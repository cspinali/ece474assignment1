==> flow/design.v <==
`timescale 1ns / 1ps
module testAdd(a_1,b_1,sum_1);
	input [63:0] a_1;
	input [63:0] b_1;
	output [63:0] sum_1;
	Add #(.WIDTH(64)) Add_1(a_1,b_1,sum_1);
endmodule
module Add #(parameter WIDTH = 64)(a,b,sum);
input [WIDTH-1:0] a;
input [WIDTH-1:0] b;
output [WIDTH-1:0] sum;
assign{sum} = b + a;
endmodule  
`timescale 1ns / 1ps
module CircuitTest (clk,rst,a,b,c,z,x);
input [31:0] a, b, c;
input clk,rst;
output [31:0] z, x;
wire [31:0] d, e, f, g, h;
wire dLTe, dEQe, dGTe; 
wire [31:0] zwire, xwire;
Add #(.WIDTH(32)) Add_1(a,b,d);
Add #(.WIDTH(32)) Add_2(a,c,e);
Sub #(.WIDTH(32)) Sub_1(a,b,f);
Comp #(.WIDTH(32)) Comp_1(d,e,dEQe,dLTe,dGTe);
Comp #(.WIDTH(32)) Comp_2(d,e,dEQe,dLTe,dGTe);
Mux2x1 #(.WIDTH(32)) Mux2x1_1(d,e,dLTe,g);
Mux2x1 #(.WIDTH(32)) Mux2x1_2(g,f,dEQe,h);
SHL #(.WIDTH(32)) SHL_1(g,dLTe,xwire);
SHR #(.WIDTH(32)) SHR_1(h,dEQe,zwire);
Reg #(.WIDTH(32)) Reg_1(xwire,clk,rst,x);
Reg #(.WIDTH(32)) Reg_2(zwire,clk,rst,z);
endmodule
`timescale 1ns / 1ps
module testComp(a_1,b_1,eq_1,lt_1,gt_1);
	input [63:0] a_1;
	input [63:0] b_1;
	output    eq_1;
	output    lt_1;
	output    gt_1;
	Comp #(.WIDTH(64)) Comp_1(a_1,b_1,eq_1,lt_1,gt_1);
endmodule
module Comp #(parameter WIDTH = 64) (a, b, eq, lt, gt);
input [WIDTH - 1:0] a;
input [WIDTH - 1:0] b;
output reg   eq;
output reg   lt;
output reg   gt;
    always @* begin
      if (a<b) begin
        eq = 0;
        lt = 1;
        gt = 0;
      end
      else if (a==b) begin
        eq = 1;
        lt = 0;
        gt = 0;
      end
      else begin
        eq = 0;
        lt = 0;
        gt = 1;
      end
    end
endmodule  
`timescale 1ns / 1ps
module testMux2x1(a_1,b_1,sel_1,d_1);
	input [63:0] a_1;
	input [63:0] b_1;
	input [63:0] sel_1;
	output [63:0] d_1;
	Mux2x1 #(.WIDTH(64)) Mux2x1_1(a_1,b_1,sel_1,d_1);
endmodule
 module Mux2x1 #(parameter WIDTH = 64) (a, b, sel, d);
 input [WIDTH - 1: 0] a; 
 input [WIDTH - 1: 0] b;
 input [WIDTH - 1: 0] sel;
 output [WIDTH - 1: 0] d;
 reg [WIDTH - 1: 0] d;
 always @(a or b or sel)
 if (sel == 1'b0)
 d = a;
 else
 d = b;
 endmodule  
`timescale 1ns / 1ps
module testReg(d_1,Clk,Rst,q_1);
	input Clk;
	input Rst;
	input [31:0] d_1;
	output [31:0] q_1;
	Reg #(.WIDTH(32)) Reg_1(d_1,Clk,Rst,q_1);
endmodule
module Reg #(parameter WIDTH = 32)(d,Clk,Rst,q);
input Clk;
input Rst;
input [WIDTH-1:0] d;
output reg [WIDTH-1:0] q;
 always @(posedge Clk) begin
 if(Rst == 0)begin
 q <= d;
end
end
endmodule  
`timescale 1ns / 1ps
module testSHL(a_1,sh_amt_1,d_1);
	input [1:0] a_1;
	input [1:0] sh_amt_1;
	output [1:0] d_1;
	SHL #(.WIDTH(2)) SHL_1(a_1,sh_amt_1,d_1);
endmodule
module SHL #(parameter WIDTH = 2) (a,sh_amt,d);
input [WIDTH-1 : 0] a;
input [WIDTH-1 : 0] sh_amt;
output [WIDTH-1 : 0] d;
    assign d = {a<<sh_amt};
	endmodule  
`timescale 1ns / 1ps
module testSHR(a_1,sh_amt_1,d_1);
	input [1:0] a_1;
	input [1:0] sh_amt_1;
	output [1:0] d_1;
	SHR #(.WIDTH(2)) SHR_1(a_1,sh_amt_1,d_1);
endmodule
module SHR #(parameter WIDTH = 2) (a,sh_amt,d);
input [WIDTH-1 : 0] a;
input [WIDTH-1 : 0] sh_amt;
output [WIDTH-1 : 0] d;
    assign d = {a>>sh_amt};
	endmodule  
`timescale 1ns / 1ps
module testSub(a_1,b_1,diff_1);
	input [31:0] a_1;
	input [31:0] b_1;
	output [31:0] diff_1;
	Sub #(.WIDTH(32)) Sub_1(a_1,b_1,diff_1);
	endmodule
module Sub #(parameter WIDTH = 32) (a,b,diff);
input [WIDTH - 1: 0] a;
input [WIDTH - 1: 0] b;
output [WIDTH - 1: 0] diff;
	assign{diff} = a - b;
endmodule  
From RTL to reports: CircuitTest
The steps from the RTL of CircuitTest to its reports follow in flow order.
Line numbers count from 1 in the design file above.
Library cell names are shortened.
{"block": "inputs", "top_module": "CircuitTest", "clk_port": "clk", "library": "sky130hd", "pvt_corner": "tt_025C_1v80"}

After elaboration
Counts by Yosys on the flattened word-level netlist (proc, flatten, opt, wreduce; memories kept). Register bits leave out memories and registers merged into their read ports (data or address); mux counts leave out enables and synchronous resets folded into registers. Print and check cells are left out. Cells with the same type and inputs are merged into one.
{"block": "op_classes", "equal": 1, "shifts": 2, "compare": 1, "mux": 5, "reduce_and_logical": 2, "n_addsub": 3}
{"block": "ops", "operator": "adder 32 bit", "n": 2}
{"block": "ops", "operator": "zero test 32 bit", "n": 2}
{"block": "ops", "operator": "two-way mux 32 bit", "n": 2}
{"block": "ops", "operator": "left shift 32 x 1 -> 32 bit", "n": 1}
{"block": "ops", "operator": "right shift 32 x 1 -> 32 bit", "n": 1}
{"block": "ops", "operator": "subtractor 32 bit", "n": 1}
{"block": "ops", "operator": "less-than comparator 32 bit", "n": 1}
{"block": "ops", "operator": "== test 32 bit", "n": 1}
{"block": "ops", "operator": "two-way mux 1 bit", "n": 3}
{"block": "word_totals", "elab_cells": 16, "in_bits": 98, "reg_bits": 64, "out_inout_bits": 64}

Longest topological paths
Depth = most cells in a row (Yosys ltp): at word level without a register or memory, in the mapped netlist without a sequential cell, where the memories' decode and read muxes count.
{"block": "depth", "word_depth": 7, "abc_area": 0, "ltp_mapped": 24}

Mapped cells and area
Source: synth_stat.txt of the flow (Yosys; design flattened, memories mapped). It holds for the ABC_AREA given above (unset counts as 0); a run with the other value may have another netlist.
The area totals of this step are shown rounded.
{"block": "types", "cell": "edfxtp_1", "n": 64, "area_total_um2": 1.92E+03}
{"block": "types", "cell": "ha_1", "n": 125, "area_total_um2": 1564}
{"block": "types", "cell": "a21oi_1", "n": 126, "area_total_um2": 630.605}
{"block": "types", "cell": "xnor2_1", "n": 55, "area_total_um2": 481.712}
{"block": "types", "cell": "nor2_1", "n": 101, "area_total_um2": 379.114}
{"block": "types", "cell": "a21o_1", "n": 39, "area_total_um2": 292.781}
{"block": "types", "cell": "nand2_1", "n": 77, "area_total_um2": 289.027}
{"block": "types", "cell": "inv_1", "n": 76, "area_total_um2": 285.274}
{"block": "types", "cell": "o21ai_0", "n": 44, "area_total_um2": 220.211}
{"block": "types", "cell": "xor2_1", "n": 24, "area_total_um2": 210.202}
{"block": "types", "cell": "nor3_1", "n": 27, "area_total_um2": 135.13}
{"block": "types", "cell": "mux2i_1", "n": 13, "area_total_um2": 130.125}
{"block": "types", "cell": "o21a_1", "n": 17, "area_total_um2": 127.622}
{"block": "types", "cell": "clkbuf_1", "n": 32, "area_total_um2": 120.115}
{"block": "types", "cell": "o21bai_1", "n": 15, "area_total_um2": 112.608}
{"block": "types", "cell": "nand2b_1", "n": 17, "area_total_um2": 106.352}
{"block": "types", "cell": "nor2b_1", "n": 13, "area_total_um2": 81.328}
{"block": "types", "cell": "o31ai_1", "n": 10, "area_total_um2": 75.072}
Other cell types: 54; their cells: 192.
{"block": "synth_totals", "yosys_area_um2": 8600, "buf_cells": 44, "ffs": 64, "mapped_cells": 1067, "seqArea_um2": 1900}

Path before layout
Path of least setup slack by OpenSTA after synthesis, without wires, with an ideal clock, recovery checks aside; 20% of the period is set as input and as output delay. Where synthesis merged equal registers, the netlist keeps one of their names.
{"block": "synth_timing", "kind": "input -> register", "startpoint": "in a[0]", "endpoint": "reg Reg_2.q[11]", "delay_ns": 4.798, "setup_slack_ns": 5.041, "t_arrival_ns": 7.004, "input_delay_ns": 2.460, "n_path_buf": 2, "period_ns": 12.3, "driving_pins": 23, "setup_time_ns": 0.254, "required_time_ns": 12.046, "synth_period_reached_ns": 7.259}
"delay_ns" = arrival - input delay + setup time.
"driving_pins": output pins that drive a net of the path, with the launching flip-flop's if there is one; two outputs of one cell count as two.
"synth_period_reached_ns" is the clock period less the worst setup slack; recovery checks do not enter. This is arithmetic on one report: input and output delays are still those of the set period (20% each).
The rows between start and end are the longest chain of elaborated cells between them; the timing report does not say that the signal goes this way. Where chains are equally long, one stands for them.
A line is the first line of the expression or statement that the cell stems from. Yosys adds cells for indexed reads and writes and turns some case tables into memories.
{"block": "synth_between", "path_cell_list": "ha_1 > inv_1 > fa_1 > nor2b_1 > o31a_1 > or4_1 > a31o_2 > a2111oi_4 > o21ai_1 > a31oi_1 > nor2_1 > xnor2_2 > ha_1 > a21o_1 > a21oi_1 > o21ai_0 > a211o_1 > a21o_1 > a221oi_1 > clkbuf_1 > buf_1 > nand2_1 > o21a_1", "elab_chain_cells": 7, "cone_cells": 13}
{"block": "synth_lines", "element": "start, declared", "line_no": 16, "text": "input [31:0] a, b, c;"}
{"block": "synth_lines", "element": "adder 32 bit", "line_no": 12, "text": "assign{sum} = b + a;"}
{"block": "synth_lines", "element": "less-than comparator 32 bit", "line_no": 50, "text": "if (a<b) begin"}
{"block": "synth_lines", "element": "two-way mux 1 bit", "line_no": 50}
{"block": "synth_lines", "element": "zero test 32 bit", "line_no": 82, "text": "if (sel == 1'b0)"}
{"block": "synth_lines", "element": "two-way mux 32 bit (2 in a row)", "line_no": 82}
{"block": "synth_lines", "element": "right shift 32 x 1 -> 32 bit", "line_no": 130, "text": "assign d = {a>>sh_amt};"}
{"block": "synth_lines", "element": "end, assigned", "line_no": 102, "text": "q <= d;"}
{"block": "synth_lines", "element": "end, declared", "line_no": 99, "text": "output reg [WIDTH-1:0] q;"}

Timing after layout
Path of least setup slack in the final report of run 1 (OpenROAD, finished layout, wires in). Where an end is a register, its clock arrival counts in the times.
{"block": "layout_timing", "kind": "input -> register", "startpoint": "in a[1]", "endpoint": "reg Reg_1.q[13]", "setup_slack_ns": 0.53, "n_path_buf": 3, "required_time_ns": 7.69, "t_arrival_ns": 7.16, "input_delay_ns": 1.51, "driving_pins": 22, "setup_time_ns": 0.21, "period_ns": 7.56}
The rows between start and end are the longest chain of elaborated cells between them; the timing report does not say that the signal goes this way. Where chains are equally long, one stands for them.
{"block": "layout_between", "path_cell_list": "clkdlybuf4s50_1 > inv_1 > fa_1 > o21ba_4 > nor4_2 > o311a_1 > o211ai_1 > a31oi_1 > o41ai_2 > xnor2_1 > inv_1 > ha_1 > a21o_1 > a21o_1 > a21oi_1 > o21ai_0 > a211o_1 > a21o_1 > a221o_1 > buf_2 > buf_4 > o21ai_0", "elab_chain_cells": 6, "cone_cells": 7}
{"block": "layout_lines", "element": "start, declared", "line_no": 16, "text": "input [31:0] a, b, c;"}
{"block": "layout_lines", "element": "adder 32 bit", "line_no": 12, "text": "assign{sum} = b + a;"}
{"block": "layout_lines", "element": "less-than comparator 32 bit", "line_no": 50, "text": "if (a<b) begin"}
{"block": "layout_lines", "element": "two-way mux 1 bit", "line_no": 50}
{"block": "layout_lines", "element": "zero test 32 bit", "line_no": 82, "text": "if (sel == 1'b0)"}
{"block": "layout_lines", "element": "two-way mux 32 bit", "line_no": 82}
{"block": "layout_lines", "element": "left shift 32 x 1 -> 32 bit", "line_no": 117, "text": "assign d = {a<<sh_amt};"}
{"block": "layout_lines", "element": "end, assigned", "line_no": 102, "text": "q <= d;"}
{"block": "layout_lines", "element": "end, declared", "line_no": 99, "text": "output reg [WIDTH-1:0] q;"}

==> runs of CircuitTest <==
Record of 2 stored runs of the RTL-to-layout flow on CircuitTest, platform sky130hd. The runs are unordered. Constraints: input delay and output delay 20% of the set period each, output load 0.01 pF.
By "worst_path_allowed_less_slack_ns" is meant the share of the clock period that the worst setup path is allowed (20% is reserved at inputs, 20% at outputs), minus its slack. Clock arrival times at its registers enter into it.
Results are given in rounded form.

Run 1
==> flow/run.sh <==
#!/bin/bash
# the make line also repeats the synthesis and layout settings of config.mk as NAME=value (left out here)
make -C /OpenROAD-flow-scripts/flow DESIGN_CONFIG=/design/flow/config.mk WORK_HOME=/design/flow/orfs CLKGATE_MAP_FILE= finish
==> flow/config.mk <==
export PLATFORM = sky130hd
export DESIGN_NAME = CircuitTest
export DESIGN_NICKNAME = CircuitTest
export VERILOG_FILES = /design/flow/design.v
export SDC_FILE = /design/flow/constraint.sdc
export NUM_CORES = 4
export LEC_CHECK = 0
export ABC_AREA = 0
export CAP_MARGIN = 20
export CORE_MARGIN = 2
export CORE_UTILIZATION = 60
export CTS_CLUSTER_DIAMETER = 130
export CTS_CLUSTER_SIZE = 28
export GPL_ROUTABILITY_DRIVEN = 0
export GPL_TIMING_DRIVEN = 0
export PLACE_DENSITY_LB_ADDON = 0.16
export SETUP_SLACK_MARGIN = 0.24
export SLEW_MARGIN = 30
export TNS_END_PERCENT = 75
==> flow/constraint.sdc <==
create_clock -name core_clock -period 7.56 [get_ports {clk}]
set_input_delay 1.5120 -clock core_clock [delete_from_list [all_inputs] [get_ports {clk}]]
set_output_delay 1.5120 -clock core_clock [all_outputs]
set_load 0.01 [all_outputs]

==> results of run 1, as JSON <==
{
  "hold_ws_ns": 2.0,
  "final_setup_ws_ns": 0.53,
  "die_footprint_um2": 15000,
  "synth_chip_area_um2": 8600,
  "worst_path_allowed_less_slack_ns": 5.51,
  "worst_path_kind": "input -> register",
  "post_route_util_pct": 78
}

Run 2
==> flow/run.sh <==
#!/bin/bash
# the make line also repeats the synthesis and layout settings of config.mk as NAME=value (left out here)
make -C /OpenROAD-flow-scripts/flow DESIGN_CONFIG=/design/flow/config.mk WORK_HOME=/design/flow/orfs CLKGATE_MAP_FILE= finish
==> flow/config.mk <==
export PLATFORM = sky130hd
export DESIGN_NAME = CircuitTest
export DESIGN_NICKNAME = CircuitTest
export VERILOG_FILES = /design/flow/design.v
export SDC_FILE = /design/flow/constraint.sdc
export NUM_CORES = 4
export LEC_CHECK = 0
export ABC_AREA = 1
export CAP_MARGIN = 20
export CELL_PAD_IN_SITES_DETAIL_PLACEMENT = 0
export CELL_PAD_IN_SITES_GLOBAL_PLACEMENT = 0
export CORE_MARGIN = 2
export CORE_UTILIZATION = 60
export CTS_CLUSTER_DIAMETER = 37
export CTS_CLUSTER_SIZE = 95
export GPL_ROUTABILITY_DRIVEN = 0
export GPL_TIMING_DRIVEN = 0
export MAX_ROUTING_LAYER = met5
export PLACE_DENSITY = 0.35
export SETUP_SLACK_MARGIN = 0.71
export SLEW_MARGIN = 0
export TNS_END_PERCENT = 100
==> flow/constraint.sdc <==
create_clock -name core_clock -period 9.36 [get_ports {clk}]
set_input_delay 1.8720 -clock core_clock [delete_from_list [all_inputs] [get_ports {clk}]]
set_output_delay 1.8720 -clock core_clock [all_outputs]
set_load 0.01 [all_outputs]

==> results of run 2, as JSON <==
{
  "hold_ws_ns": 2.3,
  "final_setup_ws_ns": 3.2,
  "die_footprint_um2": 19000,
  "synth_chip_area_um2": 11000,
  "worst_path_allowed_less_slack_ns": 4.30,
  "worst_path_kind": "input -> register",
  "post_route_util_pct": 74
}
